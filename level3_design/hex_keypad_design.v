==> flow/design.v <==
module Row_Signal( 
    input [15:0] Key,
    input [3:0] Col,
    output reg [3:0] Row
    );
    always @(Key or Col) begin   
    Row[0] =  Key[0] && Col[0] || Key[1] && Col[1] || Key[2] && Col[2] || Key[3] && Col[3];
    Row[1] =  Key[4] && Col[0] || Key[5] && Col[1] || Key[6] && Col[2] || Key[7] && Col[3];
    Row[2] =  Key[8] && Col[0] || Key[9] && Col[1] || Key[10] && Col[2] || Key[11] && Col[3];
    Row[3] =  Key[12] && Col[0] || Key[13] && Col[1] || Key[14] && Col[2] || Key[15] && Col[3];
    end
endmodule
module Synchronizer(
    input [3:0] Row,
    input clk,
    input reset,
    output reg S_Row
    );
    reg A_Row;
    always @ (negedge clk or posedge reset)
    begin
    if (reset) 
    begin 
    A_Row <= 0;
    S_Row <= 0;
    end
    else 
    begin 
    A_Row <= (Row[0] || Row[1] || Row[2] || Row[3]);
    S_Row <= A_Row;
    end 
    end
endmodule
module Hex_Keypad_Grayhill_072(
    input [3:0] Row,
    input S_Row,
    input clk,
    input reset,
    output reg [3:0] Code,
    output Valid,
    output reg [3:0] Col
    );
    reg [5: 0] state, next_state;
    parameter S_0 = 6'b000001, S_1 = 6'b000010, S_2 = 6'b000100;
    parameter S_3 = 6'b001000, S_4 = 6'b010000, S_5 = 6'b100000;
    assign Valid = ((state == S_1) || (state == S_2) || (state == S_3) || (state == S_4)) && Row;
    always @ (Row or Col)
    case ({Row, Col})
        8'b0001_0001: Code = 0; 
        8'b0001_0010: Code = 1;
        8'b0001_0100: Code = 2; 
        8'b0001_1000: Code = 3;
        8'b0010_0001: Code = 4; 
        8'b0010_0010: Code = 5;
        8'b0010_0100: Code = 6;
        8'b0010_1000: Code = 7;
        8'b0100_0001: Code = 8;
        8'b0100_0010: Code = 9;
        8'b0100_0100: Code = 10;    
        8'b0100_1000: Code = 11;    
        8'b1000_0001: Code = 12;    
        8'b1000_0010: Code = 13;    
        8'b1000_0100: Code = 14;    
        8'b1000_1000: Code = 15;    
        default: Code = 0;             
    endcase
    always @(posedge clk or posedge reset)
    if (reset) state <= S_1;
    else state <= next_state;
    always@ (state or S_Row or Row)     
    begin next_state = state; Col = 0;
    case (state)
        S_0: begin Col = 15; if (S_Row) next_state =S_1; end
        S_1: begin Col = 1; if (Row) next_state = S_5; else next_state = S_2; end
        S_2: begin Col = 2; if (Row) next_state = S_5; else next_state = S_3; end
        S_3: begin Col = 4; if (Row) next_state = S_5; else next_state= S_4; end
        S_4: begin Col = 8; if (Row) next_state = S_5; else next_state = S_0; end
        S_5: begin Col = 15; if (Row ==0) next_state = S_0; end
    endcase
    end
endmodule
# Tool chain data of Hex_Keypad_Grayhill_072
# The steps from the RTL of Hex_Keypad_Grayhill_072 to its reports follow in flow order.
# Line numbers count from 1 in the design file above.
# Operators: Yosys type, input widths -> output width; for muxes data width and select width s.
# The mark -- stands for no value.
# design
top_module	Hex_Keypad_Grayhill_072
clk_port	clk
lib	sky130hd
lib_corner	tt_025C_1v80

# Word level
# Counts by Yosys on the flattened word-level netlist (proc, flatten, opt, wreduce; memories kept). Register bits leave out memories and registers merged into their read ports (data or address). Print and check cells are left out. Cells with the same type and inputs are merged into one.
# bits
register_bits	6
output_inout_bits	9
elab_cells	42
# op_classes
eq_ne	23
mux	9
n_reduce_logical	9
# ops
op	count
$pmux 4 s15	1
$pmux 6 s6	1
$mux 6	6
$eq 8x6->1 const B	4
$eq 8x7->1 const B	4
$eq 8x8->1 const B	4
$eq 8x5->1 const B	3
$pmux 4 s5	1
$eq 6x1->1 const B	1
$eq 6x2->1 const B	1
$eq 6x3->1 const B	1
$eq 6x4->1 const B	1
$eq 6x5->1 const B	1
$eq 6x6->1 const B	1
$reduce_bool 6->1	1
$logic_and 1x4->1	1
$ne 2x2->1 const B	2
$logic_not 4->1	1
$reduce_bool 4->1	1
$logic_or 1x1->1	3
$reduce_and 3->1	1
$reduce_or 2->1	1

# Logic depth
# Longest topological path by Yosys (ltp), each cell counted once; first at word level (registers and memories cut), then after technology mapping (sequential cells cut; the memories' decode and read muxes count).
# logic_depth
ltp_word	5
ABC_AREA	1
depth_mapped	6
depth_no_buf	6

# Netlist
# Yosys stat after the flow's synthesis: flattened, memories mapped to cells. It holds for the ABC_AREA given above (unset counts as 0); a run with the other value may have another netlist.
# types
type	count
sky130_fd_sc_hd__dfrtp_1	5
sky130_fd_sc_hd__nor2_1	13
sky130_fd_sc_hd__inv_1	10
sky130_fd_sc_hd__nand2_1	10
sky130_fd_sc_hd__nand3_1	7
sky130_fd_sc_hd__dfstp_2	1
sky130_fd_sc_hd__o21a_1	2
sky130_fd_sc_hd__nor2_4	1
sky130_fd_sc_hd__nand3_2	1
sky130_fd_sc_hd__o21ai_0	2
sky130_fd_sc_hd__a21oi_2	1
sky130_fd_sc_hd__nor4_1	1
sky130_fd_sc_hd__or2_1	1
sky130_fd_sc_hd__a21oi_1	1
sky130_fd_sc_hd__nor3_1	1
sky130_fd_sc_hd__o21ai_1	1
sky130_fd_sc_hd__inv_2	1
# mapped
cells	59
mapped_area_um2	396.6
ffs	6
n_buf	0

# Path before layout
# OpenSTA on the mapped netlist: ideal clock, no wires. The path of least setup slack (recovery checks aside). Input and output delay are each 20% of the period. Register names are those of the netlist, which keeps one name where synthesis merged equal registers.
# synth_path
kind	register to output
startpoint	reg state
endpoint	out Code[2]
clock_period_ns	2.2
out_delay_ns	0.440
arrival_ns	1.075
path_slack_ns	0.685
path_delay_ns	1.075
path_stages	6
path_buffers	0
synth_period_reached_ns	1.515
# "path_delay_ns" is the arrival time less input delay plus setup time.
# At an output port there is no setup time.
# "path_stages": output pins that drive a net of the path, with the launching flip-flop's if there is one; two outputs of one cell count as two.
# "synth_period_reached_ns" = period - worst setup slack (recovery checks aside). The figure is calculated, with input and output delays left at 20% of the set period.
# An end named without its bit number is one bit of that signal or, where synthesis recoded a state register, one of its new flip-flops.
# synth_between
cell_sequence	sky130_fd_sc_hd__dfrtp_1 sky130_fd_sc_hd__nor2_4 sky130_fd_sc_hd__nand3_1 sky130_fd_sc_hd__a21oi_2 sky130_fd_sc_hd__nor2_1 sky130_fd_sc_hd__nor2_1
# synth_lines
item	line_no	source
from (decl)	43	reg [5: 0] state, next_state;
from (assign)	68	if (reset) state <= S_1;
from (assign)	69	else state <= next_state;
to (decl)	39	output reg [3:0] Code,
# Chain of elaborated cells between the ends: none given.

# Top module Hex_Keypad_Grayhill_072; platform sky130hd; tools Yosys and OpenROAD; 2 stored runs in no particular order. Input and output delays are each 20% of the period that was set; the output load is 0.01 pF.
# Settings: -- = not set for that run.
name,flow run 1,flow run 2
period_ns,1.85,1.61
CORE_UTILIZATION,32,51
SETUP_SLACK_MARGIN,0.21,0.03
PLACE_DENSITY_LB_ADDON,0.04,--
CORE_MARGIN,9,2
CELL_PAD_IN_SITES_GLOBAL_PLACEMENT,1,--
CELL_PAD_IN_SITES_DETAIL_PLACEMENT,2,0
TNS_END_PERCENT,70,--
ABC_AREA,1,--
CTS_CLUSTER_DIAMETER,94,--
CAP_MARGIN,0,25
SLEW_MARGIN,20,0
MAX_ROUTING_LAYER,met4,met5
PLACE_DENSITY,--,0.77
GPL_TIMING_DRIVEN,--,0
CTS_CLUSTER_SIZE,--,45
# Flow run 1: unfinished; error DPL-0033 in placement
# Flow run 2: unfinished; error PDN-0185 in floorplanning
